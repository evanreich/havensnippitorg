==> flow/design.v <==
module RWMSYNC (
    output reg [3:0] data_out,
    input wire [1:0] address,
    input wire WE,
    input wire [3:0] data_in,
    input wire Clock
);
reg [3:0] RW [0:3];
always @ (posedge Clock)
    if (WE)
        RW[address] = data_in;
    else
        data_out = RW[address];
endmodule
---- Tool chain data of RWMSYNC ----
Tool output for the design above, in the order of the flow.
Lines are those of the file above, counted from 1.
Operators: Yosys type, input widths -> output width; for muxes data width and select width s.
Cell names lack the library's common part.
A cell with -- has no value.
inputs
  top module .............................. RWMSYNC
  clock input ............................. Clock
  cell library ............................ sky130hd
  library corner .......................... tt_025C_1v80

---- After elaboration ----
Yosys after proc, flatten, opt, wreduce and memory -nomap, before mapping. Print and check cells are not counted. Equal cells are merged and count once.
bit counts
  output and inout port bits .............. 4
  register bits ........................... 20
  bits of input ports ..................... 8
operators by class
  mux-type cells .......................... 5
  bitwise operators ....................... 4
  equal/unequal tests ..................... 3
  reductions and logical operators ........ 9
operators with widths
  kind                number
  $pmux 4 s4          1
  $mux 4              4
  $reduce_or 3->1     4
  $reduce_and 2->1    4
  $not 1->1           4
  $eq 2x2->1 const B  2
  $eq 2x1->1 const B  1
  $logic_not 2->1     1

---- Depth ----
Depth = most cells in a row (Yosys ltp): at word level without a register or memory, in the mapped netlist without a sequential cell, where the memories' decode and read muxes count.
logic depth
  depth in word-level cells ............... 4
  ABC_AREA ................................ 0
  gate-level depth with buffers ........... 2
  depth with buffers taken out ............ 1

---- Netlist ----
Source: synth_stat.txt of the flow (Yosys; design flattened, memories mapped). It holds for the ABC_AREA given above (unset counts as 0); a run with the other value may have another netlist.
mapped netlist
  chip area (Yosys) ....................... 752.0 µm²
  flip-flop cells ......................... 20
  standard cells after synthesis .......... 31
cell types
  cell type  number  total area (µm²)
  edfxtp_1   20      600.576
  mux4_2     4       90.086
  buf_6      2       22.522
  and3b_2    2       20.019
  and3_2     1       7.507
  nor3b_1    1       7.507
  inv_1      1       3.754

---- Path before layout ----
Path of least setup slack by OpenSTA after synthesis, without wires, with an ideal clock, recovery checks aside; 20% of the period is set as input and as output delay. Where synthesis merged equal registers, the netlist keeps one of their names.
path post-synthesis
  path type ............................... input-to-reg
  start point ............................. input port address[1]
  end point ............................... register RW[0][0]
  stages on the path ...................... 2
  path slack .............................. 0.305 ns
  path delay .............................. 0.887 ns
  clock period ............................ 1.49 ns
  time at the first pin ................... 0.298 ns
  arrival ................................. 0.818 ns
  synthesis period reached ................ 1.185 ns
"path delay" = arrival - input delay + setup time.
"stages on the path" counts driving pins, that of a launching flip-flop among them; a cell with two outputs on the path counts twice.
"synthesis period reached" = period - worst setup slack (recovery checks aside). The figure is calculated, with input and output delays left at 20% of the set period.
The rows between start and end are the longest chain of elaborated cells between them; the timing report does not say that the signal goes this way. Where chains are equally long, one stands for them.
A line is the first line of the expression or statement that the cell stems from. Yosys adds cells for indexed reads and writes and turns some case tables into memories.
The path ends at the enable pin of a flip-flop; only ways to that pin are counted.
between the ends, post-synthesis
  cells stage by stage .................... buf_6 -> nor3b_1
  cells in the longest elaborated chain ... 4
ends and longest elaborated chain, post-synthesis
  item              RTL line  source
  start, declared   3         input wire [1:0] address,
  $eq 2x2->1        11        RW[address] = data_in;
  $reduce_or 3->1   --
  $not 1->1         --
  $reduce_and 2->1  --
  end, assigned     11
  end, declared     8         reg [3:0] RW [0:3];

---- Timing after layout ----
From the final timing report of entry A: the path of least setup slack in the routed layout; clock arrival at registers is part of the times.
path after layout
  path type ............................... reg-to-output
  start point ............................. register data_out[2]
  end point ............................... output port data_out[2]
  path slack .............................. 0.30 ns
  arrival ................................. 0.83 ns
  time at the first pin ................... 0.28 ns
  stages on the path ...................... 2
  clock period ............................ 1.41 ns
  output delay ............................ 0.28 ns
between the ends, after layout
  cells stage by stage .................... edfxtp_1 -> buf_2
  cells in the longest elaborated chain ... 0
ends and longest elaborated chain, after layout
  item             RTL line  source
  start, declared  2         output reg [3:0] data_out,
  start, assigned  13        data_out = RW[address];
  end, declared    2

Data sheet: physical implementation of RWMSYNC

Settings and measured results of 2 stored flow runs for module RWMSYNC (sky130hd), not sorted in any way. The constraints put input and output delay at 20% of the set period each and load the outputs with 0.01 pF.
"clock period reached" means the clock period less the worst setup slack. The figure is calculated, with input and output delays left at 20% of the set period.
By "critical path time" is meant the share of the clock period that the worst setup path is allowed (20% is reserved at inputs, 20% at outputs), minus its slack. Clock arrival times at its registers enter into it.
"overall power" rests on the timing tool's default activity at the inputs, not on a simulated workload.

---- entry A ----
settings
  period_ns = 1.41
  CORE_UTILIZATION = 27
  SETUP_SLACK_MARGIN = 0.35
  PLACE_DENSITY_LB_ADDON = 0.01
  HOLD_SLACK_MARGIN = 0.28
  GPL_TIMING_DRIVEN = 0
  GPL_ROUTABILITY_DRIVEN = 0
  CTS_CLUSTER_SIZE = 27
  CTS_CLUSTER_DIAMETER = 383
  MIN_ROUTING_LAYER = met1
  CAP_MARGIN = 20
  CORE_MARGIN = 2
  SLEW_MARGIN = 20
results
  synthesized cell area ................... 752.0 µm²
  die outline area ........................ 3,223.4 µm²
  standard-cell area after layout ......... 915.9 µm²
  utilization after layout ................ 33.8 %
  worst setup slack after layout .......... 0.302 ns
  post-route setup TNS .................... 0.000 ns
  worst hold slack after layout ........... 0.379 ns
  overall power ........................... 1,037 uW
  clock period reached .................... 1.108 ns
  critical path time ...................... 0.83 ns
  critical path type ...................... reg-to-output

---- entry B ----
settings
  period_ns = 1.23
  CORE_UTILIZATION = 53
  CAP_MARGIN = 20
  CORE_MARGIN = 2
  SLEW_MARGIN = 20
results
  synthesized cell area ................... 752.0 µm²
  die outline area ........................ 1,736.0 µm²
  standard-cell area after layout ......... 925.9 µm²
  utilization after layout ................ 70.3 %
  worst setup slack after layout .......... 0.038 ns
  post-route setup TNS .................... 0.000 ns
  worst hold slack after layout ........... 0.554 ns
  overall power ........................... 1,196 uW
  clock period reached .................... 1.192 ns
  critical path time ...................... 0.95 ns
  critical path type ...................... reg-to-output
