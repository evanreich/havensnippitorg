==> flow/design.v <==
module SHIFTREG (
    output reg [7:0] Dout0, Dout1, Dout2, Dout3,
    input wire Clock, Reset,
    input wire [7:0] Din
);
always @ (posedge Clock or negedge Reset)
begin: SHIFT_REGISTER
    if (!Reset)
    begin
        Dout0 <= 8'h00; 
        Dout1 <= 8'h00; 
        Dout2 <= 8'h00; 
        Dout3 <= 8'h00;
    end
    else
    begin
        Dout0 <= Din;   
        Dout1 <= Dout0;   
        Dout2 <= Dout1;   
        Dout3 <= Dout2;
    end
end
endmodule
======== Step by step through the tools: SHIFTREG ========
What the tools print for SHIFTREG, step after step.
Line numbers count from 1 in the design file above.
Operators carry their Yosys type and port widths (W data, S select, Z words).
Cell names lack the library's common part.
A cell with - has no value.
design
  top ..................................... SHIFTREG
  clock ................................... Clock
  library ................................. sky130hd
  timing corner ........................... tt_025C_1v80

======== After elaboration ========
Yosys after proc, flatten, opt, wreduce and memory -nomap, before mapping. Enables and synchronous resets that opt folds into registers are not counted as muxes. Memory bits, and registers merged into a memory's read port (data or address), are not among the register bits. Print and check cells are not counted. Equal cells are merged and count once.
word-level totals
  flip-flop bits (word level) ............. 32
  input bits .............................. 10
  output and inout bits ................... 32
  cells after elaboration ................. 4

======== Depth ========
Depth = most cells in a row (Yosys ltp): at word level without a register or memory, in the mapped netlist without a sequential cell, where the memories' decode and read muxes count.
logic depth
  word-level depth ........................ 0
  ABC_AREA ................................ 1
  gate-level depth with buffers ........... 0
  gate-level depth less buffers ........... 0

======== Synthesis result ========
Source: synth_stat.txt of the flow (Yosys; design flattened, memories mapped). It holds for the ABC_AREA given above (unset counts as 0); a run with the other value may have another netlist.
Totals and module areas in this step are rounded.
synthesis totals
  flip-flop cells ......................... 32
  synthesis area .......................... 801 µm²
  cell count .............................. 32
  buffers ................................. 0
  sequential part of the area ............. 801 µm²
cell types
  cell     number
  dfrtp_1  32

======== Path before layout ========
OpenSTA on the mapped netlist: ideal clock, no wires. The path of least setup slack (recovery checks aside). Input and output delay are each 20% of the period. Register names are those of the netlist, which keeps one name where synthesis merged equal registers.
timing post-synthesis
  path type ............................... flip-flop to output port
  start ................................... register Dout0[0]
  end ..................................... output port Dout0[0]
  data required time ...................... 0.602 ns
  setup slack ............................. 0.219 ns
  arrival time ............................ 0.383 ns
  output delay ............................ 0.151 ns
  path delay .............................. 0.383 ns
  buffers on the path ..................... 0
  period .................................. 0.753 ns
  stages on the path ...................... 1
  time at the first pin ................... 0.000 ns
  synthesis period reached ................ 0.534 ns
"path delay" is the arrival time less input delay plus setup time.
At an output port there is no setup time.
"stages on the path" counts driving pins, that of a launching flip-flop among them; a cell with two outputs on the path counts twice.
"synthesis period reached" is the clock period less the worst setup slack; recovery checks do not enter. This is arithmetic on one report: input and output delays are still those of the set period (20% each).
on the way, post-synthesis
  path through ............................ dfrtp_1
  length of the longest elaborated chain .. 0
  elaborated cells between the ends (all ways) .. 0
ends and longest elaborated chain, post-synthesis
  what           RTL line  source
  from (decl)    2         output reg [7:0] Dout0, Dout1, Dout2, Dout3,
  from (assign)  10        Dout0 <= 8'h00;
  from (assign)  17        Dout0 <= Din;
  to (decl)      2

======== Path in the finished layout ========
Path of least setup slack in the final report of job 1 (OpenROAD, finished layout, wires in). Where an end is a register, its clock arrival counts in the times.
timing post-layout
  path type ............................... flip-flop to output port
  start ................................... register Dout1[4]
  end ..................................... output port Dout1[4]
  arrival time ............................ 0.80 ns
  output delay ............................ 0.20 ns
  data required time ...................... 0.78 ns
  time at the first pin ................... 0.27 ns
  setup slack ............................. -0.02 ns
  period .................................. 0.977 ns
  buffers on the path ..................... 1
  stages on the path ...................... 2
on the way, post-layout
  path through ............................ dfrtp_1 -> buf_2
  length of the longest elaborated chain .. 0
  elaborated cells between the ends (all ways) .. 0
ends and longest elaborated chain, post-layout
  what           RTL line  source
  from (decl)    2         output reg [7:0] Dout0, Dout1, Dout2, Dout3,
  from (assign)  11        Dout1 <= 8'h00;
  from (assign)  18        Dout1 <= Dout0;
  to (decl)      2

Module SHIFTREG, platform sky130hd: 2 stored runs of the flow (Yosys, OpenROAD) with differing settings, in no particular order. Input and output delays are each 20% of the period that was set; the output load is 0.01 pF.
"reached clock period": clock period set for the run, less the worst setup slack. It is reckoned from that one timing run; input and output delays stay at 20% of the period that was set.
"time used up by the worst setup path" is the time allowed to the run's worst setup path (the clock period less input and output delay, where it has them) less its slack. Clock arrival times count: a late capture clock shortens it, a late launch clock lengthens it.
"total power after layout" rests on the timing tool's default activity at the inputs, not on a simulated workload.
Measured values are rounded.

======== job 1 ========
==> flow/run.sh <==
#!/bin/bash
# the make line also repeats the synthesis and layout settings of config.mk as NAME=value (left out here)
make -C /OpenROAD-flow-scripts/flow DESIGN_CONFIG=/design/flow/config.mk WORK_HOME=/design/flow/orfs CLKGATE_MAP_FILE= finish
==> flow/config.mk <==
export PLATFORM = sky130hd
export DESIGN_NAME = SHIFTREG
export DESIGN_NICKNAME = SHIFTREG
export VERILOG_FILES = /design/flow/design.v
export SDC_FILE = /design/flow/constraint.sdc
export NUM_CORES = 4
export LEC_CHECK = 0
export ABC_AREA = 1
export CAP_MARGIN = 20
export CELL_PAD_IN_SITES_DETAIL_PLACEMENT = 0
export CORE_MARGIN = 2
export CORE_UTILIZATION = 21
export GPL_ROUTABILITY_DRIVEN = 0
export MIN_ROUTING_LAYER = met1
export PLACE_DENSITY_LB_ADDON = 0.19
export SLEW_MARGIN = 20
==> flow/constraint.sdc <==
create_clock -name core_clock -period 0.977 [get_ports {Clock}]
set_input_delay 0.1954 -clock core_clock [delete_from_list [all_inputs] [get_ports {Clock}]]
set_output_delay 0.1954 -clock core_clock [all_outputs]
set_load 0.01 [all_outputs]

-------- measured, job 1 --------
  time used up by the worst setup path .... 0.80 ns
  critical path type ...................... flip-flop to output port
  setup slack of the worst path ........... -0.016 ns
  total power after layout ................ 2610 uW
  final utilization ....................... 35.5 %
  standard-cell area of the final layout .. 1300 µm²
  setup TNS ............................... -0.034 ns
  reached clock period .................... 0.993 ns
  post-synthesis cell area ................ 801 µm²
  overall die area ........................ 4320 µm²

======== job 2 ========
==> flow/run.sh <==
#!/bin/bash
# the make line also repeats the synthesis and layout settings of config.mk as NAME=value (left out here)
make -C /OpenROAD-flow-scripts/flow DESIGN_CONFIG=/design/flow/config.mk WORK_HOME=/design/flow/orfs CLKGATE_MAP_FILE= finish
==> flow/config.mk <==
export PLATFORM = sky130hd
export DESIGN_NAME = SHIFTREG
export DESIGN_NICKNAME = SHIFTREG
export VERILOG_FILES = /design/flow/design.v
export SDC_FILE = /design/flow/constraint.sdc
export NUM_CORES = 4
export LEC_CHECK = 0
export CAP_MARGIN = 20
export CORE_MARGIN = 2
export CORE_UTILIZATION = 40
export SETUP_SLACK_MARGIN = 0.17
export SLEW_MARGIN = 20
==> flow/constraint.sdc <==
create_clock -name core_clock -period 0.65 [get_ports {Clock}]
set_input_delay 0.1300 -clock core_clock [delete_from_list [all_inputs] [get_ports {Clock}]]
set_output_delay 0.1300 -clock core_clock [all_outputs]
set_load 0.01 [all_outputs]

-------- measured, job 2 --------
  time used up by the worst setup path .... 0.85 ns
  critical path type ...................... flip-flop to output port
  setup slack of the worst path ........... -0.332 ns
  total power after layout ................ 3600 uW
  final utilization ....................... 69.9 %
  standard-cell area of the final layout .. 1340 µm²
  setup TNS ............................... -10.1 ns
  reached clock period .................... 0.982 ns
  post-synthesis cell area ................ 801 µm²
  overall die area ........................ 2380 µm²
